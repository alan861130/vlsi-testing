==> flow/design.v <==
module LFSR (
    input clk,
    input rst_n,
    input valid,
    input [6:0] seed,
    output [6:0] Result
);
reg read_seed;
reg D1;
reg D2;
reg D3;
reg D4;
reg D5;
reg D6;
reg D7;
always @(posedge clk or negedge rst_n) begin
    if( !rst_n ) begin
        D1 <= 0;
        D2 <= 0;
        D3 <= 0;
        D4 <= 0;
        D5 <= 0;
        D6 <= 0;
        D7 <= 0;
        read_seed <= 0;
    end
    else begin
        if( !read_seed ) begin
            D1 <= seed[0];
            D2 <= seed[1];
            D3 <= seed[2];
            D4 <= seed[3];
            D5 <= seed[4];
            D6 <= seed[5];
            D7 <= seed[6];
            read_seed <= 1;
        end
        else begin
            D1 <= D1 ^ D7;
            D2 <= D1;
            D3 <= D2;
            D4 <= D3;
            D5 <= D4;
            D6 <= D5;
            D7 <= D6;
        end
    end
end
assign Result = {D1, D2, D3, D4, D5, D6, D7};
endmodule
module LFSR_manager (
    input clk,
    input rst_n,
    input valid,
    input [6:0] input_01,
    input [6:0] input_02,
    input [6:0] input_03,
    output [15:0] Result
);
assign Result = {input_03[6:0] , input_02[6:0] , input_01[1:0]};
endmodule
module MISR (
    input clk,
    input rst_n,
    input valid,
    input [16:0] MISR_input,
    output [9:0] Result
);
reg [9:0] result;
always @(posedge clk or negedge rst_n) begin
    if( !rst_n ) begin
        result <= 10'b0;
    end
    else begin
        if( valid ) begin
            result <= MISR_input % {7'b0,10'b1111111111};
        end
    end
end
assign Result = result;
endmodule
module adder (
    input clk,
    input rst_n,
    input valid,
    input [15:0] A,
    input [15:0] B,
    output [16:0] Result
);
reg [16:0] result;
always @(posedge clk or negedge rst_n) begin
    if( !rst_n ) begin
        result <= 17'h0000;
    end
    else begin
        if( valid ) begin
            result <= A + B;
        end
    end
end
assign Result = result;
endmodule
module top (
    input clk,
    input rst_n,
    input valid,
    output [6:0] seed_01,
    output [6:0] seed_02,
    output [6:0] seed_03,
    output [6:0] seed_04,
    output [6:0] seed_05,
    output [6:0] seed_06,
    output [9:0] Result,
    output reg Ready
);
wire [15:0] adder_input1;
wire [15:0] adder_input2;
wire [16:0] adder_output;
wire [6:0] LFSR01_output;
wire [6:0] LFSR02_output;
wire [6:0] LFSR03_output;
wire [6:0] LFSR04_output;
wire [6:0] LFSR05_output;
wire [6:0] LFSR06_output;
MISR MISR01(
    .clk(clk),
    .rst_n(rst_n),
    .valid(valid),
    .MISR_input(adder_output),
    .Result(Result)
);
adder adder01(
    .clk(clk),
    .rst_n(rst_n),
    .valid(valid),
    .A(adder_input1),
    .B(adder_input2),
    .Result(adder_output)
);
LFSR_manager LFSR_manager01(
    .clk(clk),
    .rst_n(rst_n),
    .valid(valid),
    .input_01(LFSR01_output),
    .input_02(LFSR02_output),
    .input_03(LFSR03_output),
    .Result(adder_input1)
);
LFSR_manager LFSR_manager02(
    .clk(clk),
    .rst_n(rst_n),
    .valid(valid),
    .input_01(LFSR04_output),
    .input_02(LFSR05_output),
    .input_03(LFSR06_output),
    .Result(adder_input2)
);
LFSR LFSR01(
    .clk(clk),
    .rst_n(rst_n),
    .valid(valid),
    .seed(7'b0101001),
    .Result(LFSR01_output)
);
LFSR LFSR02(
    .clk(clk),
    .rst_n(rst_n),
    .valid(valid),
    .seed(7'b1001011),
    .Result(LFSR02_output)
);
LFSR LFSR03(
    .clk(clk),
    .rst_n(rst_n),
    .valid(valid),
    .seed(7'b1100101),
    .Result(LFSR03_output)
);
LFSR LFSR04(
    .clk(clk),
    .rst_n(rst_n),
    .valid(valid),
    .seed(7'b0101001),
    .Result(LFSR04_output)
);
LFSR LFSR05(
    .clk(clk),
    .rst_n(rst_n),
    .valid(valid),
    .seed(7'b1110001),
    .Result(LFSR05_output)
);
LFSR LFSR06(
    .clk(clk),
    .rst_n(rst_n),
    .valid(valid),
    .seed(7'b1100111),
    .Result(LFSR06_output)
);
reg finish;
reg [8:0] count;
reg random_01;
reg random_02;
reg random_03;
reg random_04;
reg random_05;
reg random_06;
always @(posedge clk or negedge rst_n) begin
    if( !rst_n ) begin
        finish <= 0;
        Ready <= 0;
        count <= 9'b0;
    end
    else begin
        if( valid ) begin
            if( finish ) begin
                Ready <= valid;
            end
            if(count == 9'b100000000) begin
                finish <= 1;
            end
            else begin
                count <= count + 1'b1;
            end
        end
    end
end
assign seed_01 = random_01;
assign seed_02 = random_02;
assign seed_03 = random_03;
assign seed_04 = random_04;
assign seed_05 = random_05;
assign seed_06 = random_06;
endmodule
Reports on top
Tool output for the design above, in the order of the flow. Lines are those of the file above, counted from 1. Operators: Yosys type, input widths -> output width; for muxes data width and select width s. Cell names lack the library's common part. A cell with -- has no value.

Top: top. Clock port: clk. Cell library: sky130hd. Corner: tt_025C_1v80.

Word level
Source: Yosys, flattened and elaborated, memories not mapped. Widths are those after wreduce. Registers that Yosys merges into a memory's read port (data or address) are not register bits. Print and check cells do not count. Equal cells are merged and count once.

Bits in registers: 81. For bits of input ports the number is 3. The entry for elaborated cells reads 104. The figure for output and inout bits is 53.

For divide/modulo/power cells the number is 1. The entry for eq/ne operators reads 1. The entry for add/sub/neg operators reads 2. For bitwise operators the number is 7. For reductions and logical operators the number is 3. The entry for multiplexer cells reads 42.

Operators with widths (count): $mod 17x10->17 const B (1); $mux 1 (42); $add 16x16->17 (1); $add 9x1->9 const B (1); $eq 9x9->1 const B (1); $xor 1x1->1 (6); $reduce_and 2->1 (3); $not 1->1 (1).

Depth
Longest topological path by Yosys (ltp), each cell counted once; first at word level (registers and memories cut), then after technology mapping (sequential cells cut; the memories' decode and read muxes count).

The entry for depth after elaboration reads 3. The figure for ABC_AREA is 0. Under gate-level depth with buffers stands 29. For mapped depth without buffers the number is 23.

Netlist
Source: synth_stat.txt of the flow (Yosys; design flattened, memories mapped). It holds for the ABC_AREA given above (unset counts as 0); a run with the other value may have another netlist.

Cell types: dfrtp_1 (count 81, area in all 2.03E+03 sq um); buf_4 (count 45, area in all 337.824 sq um); xnor2_1 (count 30, area in all 262.752 sq um); ha_1 (count 20, area in all 250.24 sq um); nand2_1 (count 65, area in all 243.984 sq um); a21oi_1 (count 39, area in all 195.187 sq um); o21ai_0 (count 37, area in all 185.178 sq um); and2_1 (count 27, area in all 168.912 sq um); nor2_1 (count 39, area in all 146.39 sq um); nand2b_1 (count 22, area in all 137.632 sq um); nor3_1 (count 25, area in all 125.12 sq um); mux2_2 (count 11, area in all 123.869 sq um); inv_1 (count 29, area in all 108.854 sq um); nand3_1 (count 20, area in all 100.096 sq um); xor2_1 (count 11, area in all 96.342 sq um); o21bai_1 (count 12, area in all 90.086 sq um); a211oi_1 (count 10, area in all 75.072 sq um); a21o_1 (count 10, area in all 75.072 sq um).

Other cell types: 76; their cells: 216.

For area of sequential cells the number is 2026.9 sq um. Chip area (Yosys): 6540.0 sq um. The figure for mapped flip-flops is 81. The entry for buffers reads 72. For cell count the number is 749.

The figures by module come from a second, unflattened synthesis with its own total; it is not the netlist above.

For cells (unflattened synthesis) the number is 841. For area total of the unflattened synthesis the number is 7744.9 sq um.

Rows give one instance, submodules left out.

By module: MISR (seq. area 250.2 sq um, area 2960.3 sq um, cells 413, times used 1); LFSR (seq. area 200.2 sq um, area 375.4 sq um, cells 26, times used 6); adder (seq. area 425.4 sq um, area 1452.6 sq um, cells 153, times used 1); top (seq. area 275.3 sq um, area 839.6 sq um, cells 87, times used 1); LFSR_manager (seq. area 0.0 sq um, area 120.1 sq um, cells 16, times used 2).

Path before layout
Path of least setup slack by OpenSTA after synthesis, without wires, with an ideal clock, recovery checks aside; 20% of the period is set as input and as output delay. Where synthesis merged equal registers, the netlist keeps one of their names.

Path kind: register to register. Start: register adder01.result[11]. End: register MISR01.result[0]. The entry for time at the first pin reads 0.000 ns. For arrival the number is 6.085 ns. The figure for path buffers is 5. Under data required time stands 8.225 ns. Under stages on the path stands 29. The figure for setup time is 0.125 ns. For setup slack the number is 2.140 ns. Under delay of the path stands 6.210 ns. Under period stands 8.35 ns. The figure for period reached after synthesis is 6.21 ns.

"delay of the path" = arrival - input delay + setup time. "stages on the path": output pins that drive a net of the path, with the launching flip-flop's if there is one; two outputs of one cell count as two. "period reached after synthesis" is the clock period less the worst setup slack; recovery checks do not enter. This is arithmetic on one report: input and output delays are still those of the set period (20% each). The rows between start and end are the longest chain of elaborated cells between them; the timing report does not say that the signal goes this way. Where chains are equally long, one stands for them. Each line given opens the expression or statement behind the cell; cells for indexed reads and writes are added by Yosys, which also makes memories of some case tables.

Cells stage by stage: dfrtp_1 > buf_2 > and4_1 > buf_6 > nand3_4 > a21oi_1 > mux2_4 > a31o_1 > a31oi_2 > nor4b_2 > and3_1 > buf_4 > nor3_2 > o21ai_1 > a311oi_2 > or3_1 > clkbuf_2 > a2111o_1 > o2bb2ai_2 > o41ai_4 > buf_4 > xnor2_1 > ha_1 > nand2_1 > mux2i_1 > a21oi_1 > o41ai_4 > xnor2_1 > mux2_2. Under cells in the longest elaborated chain stands 1. For elaborated cells between the ends (all ways) the number is 1. Under RTL lines with such cells stands 1. Classes of those cells: div: 1.

RTL lines, path after synthesis: start, declared (RTL line 90) `reg [16:0] result;`; start, assigned (RTL line 93) `result <= 17'h0000;`; start, assigned (RTL line 97) `result <= A + B;`; $mod 17x10->17 (RTL line 76) `result <= MISR_input % {7'b0,10'b1111111111};`; end, assigned (RTL line 72) `result <= 10'b0;`; end, assigned (RTL line 76); end, declared (RTL line 69) `reg [9:0] result;`.

Path in the finished layout
From the final timing report of run A: the path of least setup slack in the routed layout; clock arrival at registers is part of the times.

Path kind: register to register. Start: register adder01.result[11]. End: register MISR01.result[0]. For arrival the number is 6.40 ns. The figure for setup time is 0.11 ns. Under stages on the path stands 28. For setup slack the number is -1.83 ns. The figure for path buffers is 8. Under data required time stands 4.58 ns. Under period stands 4.35 ns. The entry for time at the first pin reads 0.34 ns.

The rows between start and end are the longest chain of elaborated cells between them; the timing report does not say that the signal goes this way. Where chains are equally long, one stands for them.

Cells stage by stage: dfrtp_1 > buf_6 > and4_1 > buf_6 > nand3_4 > a21oi_4 > xor2_4 > buf_6 > nand3_4 > o22ai_1 > a2111oi_4 > buf_4 > buf_4 > a211o_4 > o2111a_1 > a2bb2oi_2 > or3_4 > a2111o_1 > o2bb2ai_4 > o41ai_4 > buf_4 > buf_4 > o21ai_2 > a211o_4 > o41ai_4 > buf_4 > xnor2_2 > mux2_4. Under cells in the longest elaborated chain stands 1. For elaborated cells between the ends (all ways) the number is 1. Under RTL lines with such cells stands 1. Classes of those cells: div: 1.

RTL lines, path after layout: start, declared (RTL line 90) `reg [16:0] result;`; start, assigned (RTL line 93) `result <= 17'h0000;`; start, assigned (RTL line 97) `result <= A + B;`; $mod 17x10->17 (RTL line 76) `result <= MISR_input % {7'b0,10'b1111111111};`; end, assigned (RTL line 72) `result <= 10'b0;`; end, assigned (RTL line 76); end, declared (RTL line 69) `reg [9:0] result;`.

Top module top; platform sky130hd; tools Yosys and OpenROAD; 2 stored runs in no particular order. Input and output delays are each 20% of the period that was set; the output load is 0.01 pF. "critical setup path time" means the part of the period allowed to the worst setup path (the constraints hold back 20% at inputs and 20% at outputs) less its slack; where the path has registers, the arrival times of their clocks count too.

Files of run A:
==> flow/run.sh <==
#!/bin/bash
# the make line also repeats the synthesis and layout settings of config.mk as NAME=value (left out here)
make -C /OpenROAD-flow-scripts/flow DESIGN_CONFIG=/design/flow/config.mk WORK_HOME=/design/flow/orfs CLKGATE_MAP_FILE= finish
==> flow/config.mk <==
export PLATFORM = sky130hd
export DESIGN_NAME = top
export DESIGN_NICKNAME = top
export VERILOG_FILES = /design/flow/design.v
export SDC_FILE = /design/flow/constraint.sdc
export NUM_CORES = 4
export LEC_CHECK = 0
export CAP_MARGIN = 20
export CELL_PAD_IN_SITES_DETAIL_PLACEMENT = 0
export CORE_MARGIN = 2
export CORE_UTILIZATION = 20
export GPL_ROUTABILITY_DRIVEN = 1
export GPL_TIMING_DRIVEN = 0
export HOLD_SLACK_MARGIN = 0.13
export PLACE_DENSITY_LB_ADDON = 0.07
export SLEW_MARGIN = 20
==> flow/constraint.sdc <==
create_clock -name core_clock -period 4.35 [get_ports {clk}]
set_input_delay 0.8700 -clock core_clock [delete_from_list [all_inputs] [get_ports {clk}]]
set_output_delay 0.8700 -clock core_clock [all_outputs]
set_load 0.01 [all_outputs]

Results of run A. The chip area in the Yosys report reads 6,540.0 sq um. The measured die area is 34,162.1 sq um. The final utilization comes to 29.2%. The measured smallest setup slack is -1.825 ns. The total negative setup slack is -16.932 ns. The critical setup path time reads 6.18 ns. Kind of the worst setup path: register to register.

Files of run B:
==> flow/run.sh <==
#!/bin/bash
# the make line also repeats the synthesis and layout settings of config.mk as NAME=value (left out here)
make -C /OpenROAD-flow-scripts/flow DESIGN_CONFIG=/design/flow/config.mk WORK_HOME=/design/flow/orfs CLKGATE_MAP_FILE= finish
==> flow/config.mk <==
export PLATFORM = sky130hd
export DESIGN_NAME = top
export DESIGN_NICKNAME = top
export VERILOG_FILES = /design/flow/design.v
export SDC_FILE = /design/flow/constraint.sdc
export NUM_CORES = 4
export LEC_CHECK = 0
export ABC_AREA = 0
export CAP_MARGIN = 20
export CELL_PAD_IN_SITES_GLOBAL_PLACEMENT = 2
export CORE_ASPECT_RATIO = 0.65
export CORE_MARGIN = 2
export CORE_UTILIZATION = 65
export GPL_TIMING_DRIVEN = 1
export PLACE_DENSITY = 0.67
export SLEW_MARGIN = 40
==> flow/constraint.sdc <==
create_clock -name core_clock -period 8.54 [get_ports {clk}]
set_input_delay 1.7080 -clock core_clock [delete_from_list [all_inputs] [get_ports {clk}]]
set_output_delay 1.7080 -clock core_clock [all_outputs]
set_load 0.01 [all_outputs]

Outcome of run B: not finished: placement ended with error GPL-0301.
